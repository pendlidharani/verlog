==> flow/design.v <==
module hms (clk,rst,hrs,mins,secs);
input clk,rst;
output [4:0] hrs;
output [5:0] mins;
output [5:0] secs;
reg [4:0] hrs;
reg [5:0] mins;
reg [5:0] secs;
parameter FN=59;
parameter TT=23;
always @ (posedge clk or posedge rst)
begin
    if (rst)
	 hrs<=0;
	else 
	 if(secs==FN && mins==FN)
	  begin
	     hrs<= hrs==TT ? 0:(hrs+1);
	  end
	  else 
	     hrs<=hrs;
end
always @ (posedge clk or posedge rst)
begin
   if (rst)  secs<=0;
   else  secs<=pluse1(secs);   
end
always @ (posedge clk or posedge rst)
begin
   if (rst) mins<=0;
   else
       begin
       if (secs==FN)
         mins<=pluse1(mins);  
        else 
          mins <=mins;
        end
end
function [5:0] pluse1;
input [5:0] sig;
begin
  pluse1 = sig==FN ?0 : (sig+1);
end
endfunction
endmodule  
From RTL to reports: hms:

What the tools print for hms, step after step.
Line numbers count from 1 in the design file above.
Library cell names are shortened.
The mark n/a stands for no value.

* design top: hms
* clock port: clk
* standard-cell library: sky130hd
* library corner: tt_025C_1v80

After elaboration:

Counts by Yosys on the flattened word-level netlist (proc, flatten, opt, wreduce; memories kept). Register bits leave out memories and registers merged into their read ports (data or address); mux counts leave out enables and synchronous resets folded into registers. Print and check cells are left out. Cells with the same type and inputs are merged into one.

* add/sub/neg operators: 3
* equal/unequal tests: 3
* multiplexer cells: 3
* reduce/logical cells: 1

Operators with widths (count)
* adder 6 x 1 -> 6 bit (second input constant): 2
* equality test 6 bit (second input constant): 2
* 2-to-1 mux 6 bit: 2
* adder 5 x 1 -> 5 bit (second input constant): 1
* equality test 5 bit (second input constant): 1
* 2-to-1 mux 5 bit: 1
* logical AND 1 bit: 1

* register bits: 17
* bits of input ports: 2
* word-level cells: 13

Logic depth:

Depth = most cells in a row (Yosys ltp): at word level without a register or memory, in the mapped netlist without a sequential cell, where the memories' decode and read muxes count.

* word-level depth: 2
* ABC_AREA: 0
* gate-level depth with buffers: 4
* depth with buffers taken out: 4

Mapped cells and area:

The flow's flattened synthesis, as Yosys stat reports it; memories are mapped. The netlist is that of the ABC_AREA named above (0 if unset); the other value can give another one.
The area totals of this step are shown rounded.

* mapped cells: 88
* synthesis area: 927 µm²
* flip-flop cells: 17
* buffer cells: 1

Cells by type
* dfrtp_1: count 17, area in all 425.408 µm²
* mux2_1: count 4, area in all 45.043 µm²
* ha_1: count 3, area in all 37.536 µm²
* o21ai_0: count 7, area in all 35.034 µm²
* nand3_1: count 5, area in all 25.024 µm²
* inv_1: count 6, area in all 22.522 µm²
* nand2_1: count 6, area in all 22.522 µm²
* nor4_4: count 1, area in all 21.27 µm²
* mux2i_1: count 2, area in all 20.019 µm²
* nand3b_4: count 1, area in all 20.019 µm²
* nor2_1: count 5, area in all 18.768 µm²
* nor4_1: count 3, area in all 18.768 µm²
* o31a_1: count 2, area in all 17.517 µm²
* o41ai_1: count 2, area in all 17.517 µm²
* xor2_1: count 2, area in all 17.517 µm²
* nand3b_1: count 2, area in all 15.014 µm²
* a31oi_1: count 2, area in all 12.512 µm²
* nand4_1: count 2, area in all 12.512 µm²

Other cell types: 15; their cells: 16.

Worst setup path after synthesis:

OpenSTA on the mapped netlist: ideal clock, no wires. The path of least setup slack (recovery checks aside). Input and output delay are each 20% of the period. Register names are those of the netlist, which keeps one name where synthesis merged equal registers.

* path kind: flip-flop to flip-flop
* start point: register secs[0]
* end point: register hrs[0]
* clock period: 3.21 ns
* launch time at the first pin: 0.000 ns
* arrival time: 1.580 ns
* slack: 1.502 ns
* delay of the path: 1.708 ns
* stages: 5
* path buffers: 0
* synthesis period reached: 1.708 ns

"delay of the path" = arrival - input delay + setup time.
"stages": output pins that drive a net of the path, with the launching flip-flop's if there is one; two outputs of one cell count as two.
"synthesis period reached" is the clock period less the worst setup slack; recovery checks do not enter. This is arithmetic on one report: input and output delays are still those of the set period (20% each).
Between the ends stands the longest chain of elaborated cells between them, by number of cells; it is not shown to be the way that was timed. Of several equally long chains one is given.
Each line given opens the expression or statement behind the cell; cells for indexed reads and writes are added by Yosys, which also makes memories of some case tables.
A register here has more assigning lines than the two given.

* cells stage by stage: dfrtp_1 -> ha_1 -> nand3b_4 -> nor4_4 -> mux2_1
* cells in the longest elaborated chain: 2
* elaborated cells between the ends (all ways): 2

RTL lines, path after synthesis
* start: declaration: RTL line 5 `output [5:0] secs;`
* start: assignment: RTL line 25 `if (rst)  secs<=0;`
* start: assignment: RTL line 26 `else  secs<=pluse1(secs);`
* equality test 6 bit: RTL line 16 `if(secs==FN && mins==FN)`
* logical AND 1 bit: RTL line 16
* end: assignment: RTL line 18 `hrs<= hrs==TT ? 0:(hrs+1);`
* end: assignment: RTL line 21 `hrs<=hrs;`
* end: declaration: RTL line 3 `output [4:0] hrs;`

Worst path after layout:

Path of least setup slack in the final report of flow run 1 (OpenROAD, finished layout, wires in). Where an end is a register, its clock arrival counts in the times.

* path kind: flip-flop to flip-flop
* start point: register mins[0]
* end point: register hrs[0]
* clock period: 1.37 ns
* launch time at the first pin: 0.25 ns
* arrival time: 1.86 ns
* slack: -0.35 ns
* stages: 7
* path buffers: 2

Between the ends stands the longest chain of elaborated cells between them, by number of cells; it is not shown to be the way that was timed. Of several equally long chains one is given.
A register here has more assigning lines than the two given.

* cells stage by stage: dfrtp_1 -> ha_2 -> nand3b_1 -> buf_6 -> nor4_4 -> buf_4 -> mux2_4
* cells in the longest elaborated chain: 2
* elaborated cells between the ends (all ways): 2

RTL lines, path post-layout
* start: declaration: RTL line 4 `output [5:0] mins;`
* start: assignment: RTL line 34 `mins<=pluse1(mins);`
* start: assignment: RTL line 36 `mins <=mins;`
* equality test 6 bit: RTL line 16 `if(secs==FN && mins==FN)`
* logical AND 1 bit: RTL line 16
* end: assignment: RTL line 18 `hrs<= hrs==TT ? 0:(hrs+1);`
* end: assignment: RTL line 21 `hrs<=hrs;`
* end: declaration: RTL line 3 `output [4:0] hrs;`

Data sheet: physical implementation of hms

Measured data: module hms, platform sky130hd, 2 stored runs of the flow under differing settings, order arbitrary. Input and output delays are each 20% of the period that was set; the output load is 0.01 pF.
"clock period achieved" = clock period - worst setup slack. The figure is calculated, with input and output delays left at 20% of the set period.
"critical setup path time": the worst setup path's part of the clock period (all of it between registers, 20% less for each end at a port) less its slack. A launch clock that arrives late makes it longer, a capture clock that arrives late makes it shorter.
"total power of the final layout" is the tool's figure for a default switching activity; nothing was simulated.
The results are shown rounded.

### Flow run 1

Settings: `period_ns=1.37`, `CORE_UTILIZATION=30`, `SETUP_SLACK_MARGIN=-0.02`, `PLACE_DENSITY=0.8`, `CORE_ASPECT_RATIO=1.73`, `CELL_PAD_IN_SITES_DETAIL_PLACEMENT=2`, `TNS_END_PERCENT=90`, `ABC_AREA=0`, `GPL_ROUTABILITY_DRIVEN=0`, `CTS_CLUSTER_SIZE=77`, `CTS_CLUSTER_DIAMETER=138`, `CAP_MARGIN=20`, `MIN_ROUTING_LAYER=met2`, `MAX_ROUTING_LAYER=met4`, `CORE_MARGIN=2`, `SLEW_MARGIN=20`

- Yosys chip area after synthesis: 927 µm²
- Overall die area: 3570 µm²
- Standard-cell area after routing: 1600 µm²
- Utilization after routing: 54.1%
- Lowest setup slack: -0.348 ns
- Setup TNS: -2.40 ns
- Total power of the final layout: 0.918 mW
- Clock period achieved: 1.718 ns
- Critical setup path time: 1.72 ns
- Worst setup path type: flip-flop to flip-flop

### Flow run 2

Settings: `period_ns=2.93`, `CORE_UTILIZATION=43`, `SETUP_SLACK_MARGIN=0.04`, `PLACE_DENSITY_LB_ADDON=0.15`, `CELL_PAD_IN_SITES_GLOBAL_PLACEMENT=1`, `TNS_END_PERCENT=10`, `GPL_TIMING_DRIVEN=1`, `MAX_ROUTING_LAYER=met4`, `CAP_MARGIN=20`, `CORE_MARGIN=2`, `SLEW_MARGIN=20`

- Yosys chip area after synthesis: 927 µm²
- Overall die area: 2540 µm²
- Standard-cell area after routing: 1160 µm²
- Utilization after routing: 58.1%
- Lowest setup slack: 0.922 ns
- Setup TNS: 0.000 ns
- Total power of the final layout: 0.368 mW
- Clock period achieved: 2.008 ns
- Critical setup path time: 1.42 ns
- Worst setup path type: flip-flop to output port
