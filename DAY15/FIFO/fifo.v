==> flow/design.v <==
module fifo (clk,rst,wr,rd,wrptr,rdptr,din,dout,housefull,nostock);
input clk,rst,wr,rd;
input [7:0] din;
output [7:0] dout;
output housefull;
output nostock;
output [3:0] wrptr;
output [3:0] rdptr;
wire [3:0] wrptrplus1;
wire [3:0] rdptrplus1;
reg [7:0] dout;
parameter EMP=0,PAR=1,FUL=2;
reg [1:0] state;
reg [3:0] wrptr,rdptr;
wire housefull,nostock;
integer i;
reg [7:0] Box[1:10];
always @ (posedge clk or posedge rst)
begin
     if (rst)
	     for (i=1;i<=10;i=i+1) 
		   Box[i] <=0;
     else 
	 case (state)
	 EMP,PAR: Box[wrptr]<=wr ? din: Box[wrptr];
	 endcase
end
always @ (posedge clk or posedge rst)
begin
   if (rst) dout<=0;
   else 
   case (state)
   PAR,FUL: dout<=rd ? Box[rdptr] : dout;
   endcase
end
always @ (posedge clk or posedge rst)
begin
     if (rst) state<=EMP;
	 else
	 case (state)
	 EMP: state <= wr? PAR: EMP;
	 PAR: if (wr && wrptrplus1==rdptr) state<=FUL;
	      else if (rd && (rdptrplus1==wrptr))
		     state<=EMP;
		  else state<=PAR;
	FUL: state <= rd ? PAR : FUL;
	endcase
end
assign housefull= (state==FUL);
assign nostock = (state==EMP);
always @ (posedge clk or posedge rst)
begin
if (rst) rdptr <=1;
else
    case (state)
	EMP: rdptr <= rdptr;
	PAR,FUL: rdptr<=rd ? rdptrplus1 : rdptr;
	endcase
end
assign wrptrplus1 = (wrptr==10) ? 1: wrptr+1;
assign rdptrplus1 =  (rdptr==10) ? 1: rdptr+1;
always @ (posedge clk or posedge rst)
begin
    if (rst) wrptr <=1;
	else 
	     case (state)
		 EMP,PAR: wrptr <= wr? wrptrplus1 : wrptr;
		 FUL: wrptr<=wrptr;
		 endcase
	end
endmodule
== Tool chain data of fifo ==
What the tools print for fifo, step after step.
Lines are those of the file above, counted from 1.
Library cell names are shortened.
Not given: --
Set-up
  top: fifo
  clock input: clk
  cell library: sky130hd
  corner: tt_025C_1v80

== Word level ==
Source: Yosys, flattened and elaborated. Widths are those after wreduce. Registers that Yosys merges into a memory's read port (data or address) are not register bits. Print and check cells do not count. Equal cells are merged and count once.
Word-level totals
  register bits: 106
  output and inout bits: 18
  cells after elaboration: 73
Cells by class
  $add $sub $neg: 2
  equal/unequal tests: 24
  mux-type cells: 10
  bitwise logic cells: 1
  reductions and logical operators: 21
Operators with widths (number)
  case mux 8 bit (select 11 bit): 1
  case mux 8 bit (select 10 bit): 1
  equality test 4 x 3 -> 1 bit (second input constant): 8
  AND reduction 2 bit: 12
  equality test 4 bit (second input constant): 6
  equality test 4 x 2 -> 1 bit (second input constant): 4
  adder 4 x 1 -> 4 bit (second input constant): 2
  equality test 4 x 1 -> 1 bit (second input constant): 2
  equality test 4 bit: 2
  zero test 4 bit: 2
  2-to-1 mux 8 bit: 1
  2-to-1 mux 4 bit: 2
  case mux 2 bit (select 3 bit): 1
  OR reduction 2 bit: 2
  2-to-1 mux 2 bit: 2
  AND reduction 3 bit: 1
  nonzero test 3 bit: 1
  logical AND 1 bit: 2
  equality test 2 x 1 -> 1 bit (second input constant): 1
  equality test 2 bit (second input constant): 1
  zero test 2 bit: 1
  2-to-1 mux 1 bit: 2
  inverter 1 bit: 1

== Depth ==
Depth = most cells in a row (Yosys ltp): at word level without a register or memory, in the mapped netlist without a sequential cell, where the memories' decode and read muxes count.
Depth
  depth in word-level cells: 7
  ABC_AREA: 0
  depth in mapped cells: 9

== Netlist ==
Source: synth_stat.txt of the flow (Yosys; design flattened, memories mapped). It holds for the ABC_AREA given above (unset counts as 0); a run with the other value may have another netlist.
Cell types
  dfrtp_1: number 96, total area 2.4E+03 sq um
  a31oi_1: number 65, total area 406.64 sq um
  nor2_1: number 86, total area 322.81 sq um
  edfxtp_1: number 8, total area 240.23 sq um
  mux2_2: number 21, total area 236.477 sq um
  o21ai_0: number 43, total area 215.206 sq um
  a22oi_1: number 25, total area 187.68 sq um
  buf_2: number 32, total area 160.154 sq um
  nand2_1: number 40, total area 150.144 sq um
  nor2b_1: number 21, total area 131.376 sq um
  nand2b_1: number 18, total area 112.608 sq um
  a32oi_1: number 12, total area 105.101 sq um
  mux2i_1: number 9, total area 90.086 sq um
  a22o_1: number 10, total area 87.584 sq um
  clkbuf_1: number 22, total area 82.579 sq um
  dfstp_2: number 3, total area 78.826 sq um
  o32ai_1: number 9, total area 78.826 sq um
  a21oi_1: number 14, total area 70.067 sq um
Other cell types: 49; their cells: 143.
Mapped netlist
  mapped cells: 677
  mapped area: 6190.9 sq um
  area of sequential cells: 2721.4 sq um
  flip-flop cells: 107
  buffer cells: 62

== Worst setup path after synthesis ==
Source: OpenSTA report_checks on the synthesized netlist (no wires, ideal clock, input and output delay 20% of the period each), path of least setup slack; recovery checks are left aside. Register names are those of the netlist, which keeps one name where synthesis merged equal registers.
Path after synthesis
  path kind: reg2reg
  start: reg wrptr[2]
  end: reg Box[0][0]
  clock period: 3.66 ns
  launch time at the first pin: 0.000 ns
  data arrival time: 1.834 ns
  data required time: 3.265 ns
  slack: 1.431 ns
  path delay: 2.229 ns
  stages on the path: 5
  path buffers: 3
  synthesis period reached: 2.229 ns
"path delay" is the arrival time less input delay plus setup time.
"stages on the path": output pins that drive a net of the path, with the launching flip-flop's if there is one; two outputs of one cell count as two.
"synthesis period reached" is the clock period less the worst setup slack; recovery checks do not enter. This is arithmetic on one report: input and output delays are still those of the set period (20% each).
The rows between start and end are the longest chain of elaborated cells between them; the timing report does not say that the signal goes this way. Where chains are equally long, one stands for them.
Each line given opens the expression or statement behind the cell; cells for indexed reads and writes are added by Yosys, which also makes memories of some case tables.
A register here has more assigning lines than the two given.
The path ends at the enable pin of a flip-flop; only ways to that pin are counted.
Between the ends, after synthesis
  cell sequence: dfrtp_1 > buf_6 > buf_6 > buf_2 > nor4_1
  length of the longest elaborated chain: 2
  elaborated cells on any way between the ends: 2
  classes of those cells: reduce/logical: 2
RTL lines, path after synthesis
  start, declared: line 7  | output [3:0] wrptr;
  start, assigned: line 67  | EMP,PAR: wrptr <= wr? wrptrplus1 : wrptr;
  start, assigned: line 68  | FUL: wrptr<=wrptr;
  zero test 4 bit: line 25  | EMP,PAR: Box[wrptr]<=wr ? din: Box[wrptr];
  AND reduction 3 bit
  end, assigned: line 25
  end, declared: line 17  | reg [7:0] Box[1:10];

== Timing after layout ==
Path of least setup slack in the final report of run 1 (OpenROAD, finished layout, wires in). Where an end is a register, its clock arrival counts in the times.
Path post-layout
  path kind: reg2reg
  start: reg wrptr[0]
  end: reg Box[5][1]
  clock period: 3.45 ns
  launch time at the first pin: 0.37 ns
  data arrival time: 3.40 ns
  data required time: 3.74 ns
  slack: 0.34 ns
  stages on the path: 8
  path buffers: 3
The rows between start and end are the longest chain of elaborated cells between them; the timing report does not say that the signal goes this way. Where chains are equally long, one stands for them.
A register here has more assigning lines than the two given.
Between the ends, post-layout
  cell sequence: dfstp_2 > buf_2 > buf_2 > nand3_1 > nor2_1 > clkbuf_1 > nor2_1 > a31oi_1
  length of the longest elaborated chain: 3
  elaborated cells on any way between the ends: 13
  classes of those cells: eq/ne: 10; mux: 2; reduce/logical: 1
RTL lines, path post-layout
  start, declared: line 7  | output [3:0] wrptr;
  start, assigned: line 67  | EMP,PAR: wrptr <= wr? wrptrplus1 : wrptr;
  start, assigned: line 68  | FUL: wrptr<=wrptr;
  equality test 4 bit: line 25  | EMP,PAR: Box[wrptr]<=wr ? din: Box[wrptr];
  case mux 8 bit (select 10 bit): line 25
  2-to-1 mux 8 bit: line 25
  end, assigned: line 22  | Box[i] <=0;
  end, assigned: line 25
  end, declared: line 17  | reg [7:0] Box[1:10];

Data sheet: physical implementation of fifo

Flow measurements of fifo on sky130hd: 2 stored runs with different settings, listed in no order. Input and output delays are each 20% of the period that was set; the output load is 0.01 pF.
"achieved clock period (ns)" means the clock period less the worst setup slack. The figure is calculated, with input and output delays left at 20% of the set period.
By "worst setup path time (ns)" is meant the share of the clock period that the worst setup path is allowed (20% is reserved at inputs, 20% at outputs), minus its slack. Clock arrival times at its registers enter into it.
By "finish__power__total" is meant OpenSTA's value without simulated activity: inputs other than the clock are taken to toggle once in ten clock periods, and the tool carries that through the logic.

settings of run 1
{
  "period_ns": 3.45,
  "CORE_UTILIZATION": 25,
  "PLACE_DENSITY_LB_ADDON": 0.15,
  "HOLD_SLACK_MARGIN": 0.13,
  "CORE_ASPECT_RATIO": 0.54,
  "CELL_PAD_IN_SITES_DETAIL_PLACEMENT": 0,
  "GPL_TIMING_DRIVEN": 0,
  "GPL_ROUTABILITY_DRIVEN": 0,
  "CTS_CLUSTER_SIZE": 56,
  "CTS_CLUSTER_DIAMETER": 204,
  "CAP_MARGIN": 5,
  "SLEW_MARGIN": 25,
  "MIN_ROUTING_LAYER": "met1",
  "CORE_MARGIN": 2
}
report of run 1
yosys chip area after synthesis (um^2): 6190.9
finish__design__die__area: 26098.9
finish__design__instance__area__stdcell: 7254.5
finish__design__instance__utilization: 0.2975
finish__timing__setup__ws: 0.343
finish__timing__setup__tns: 0.000
finish__timing__hold__ws: 0.481
finish__power__total: 8.041e-03
achieved clock period (ns): 3.107
worst setup path time (ns): 3.11
worst setup path kind: reg2reg

settings of run 2
{
  "period_ns": 2.7,
  "SETUP_SLACK_MARGIN": 0.23,
  "CAP_MARGIN": 20,
  "CORE_MARGIN": 2,
  "CORE_UTILIZATION": 40,
  "SLEW_MARGIN": 20
}
report of run 2
yosys chip area after synthesis (um^2): 6190.9
finish__design__die__area: 16487.8
finish__design__instance__area__stdcell: 7270.7
finish__design__instance__utilization: 0.4800
finish__timing__setup__ws: 0.304
finish__timing__setup__tns: 0.000
finish__timing__hold__ws: 0.482
finish__power__total: 9.685e-03
achieved clock period (ns): 2.396
worst setup path time (ns): 1.86
worst setup path kind: reg2out
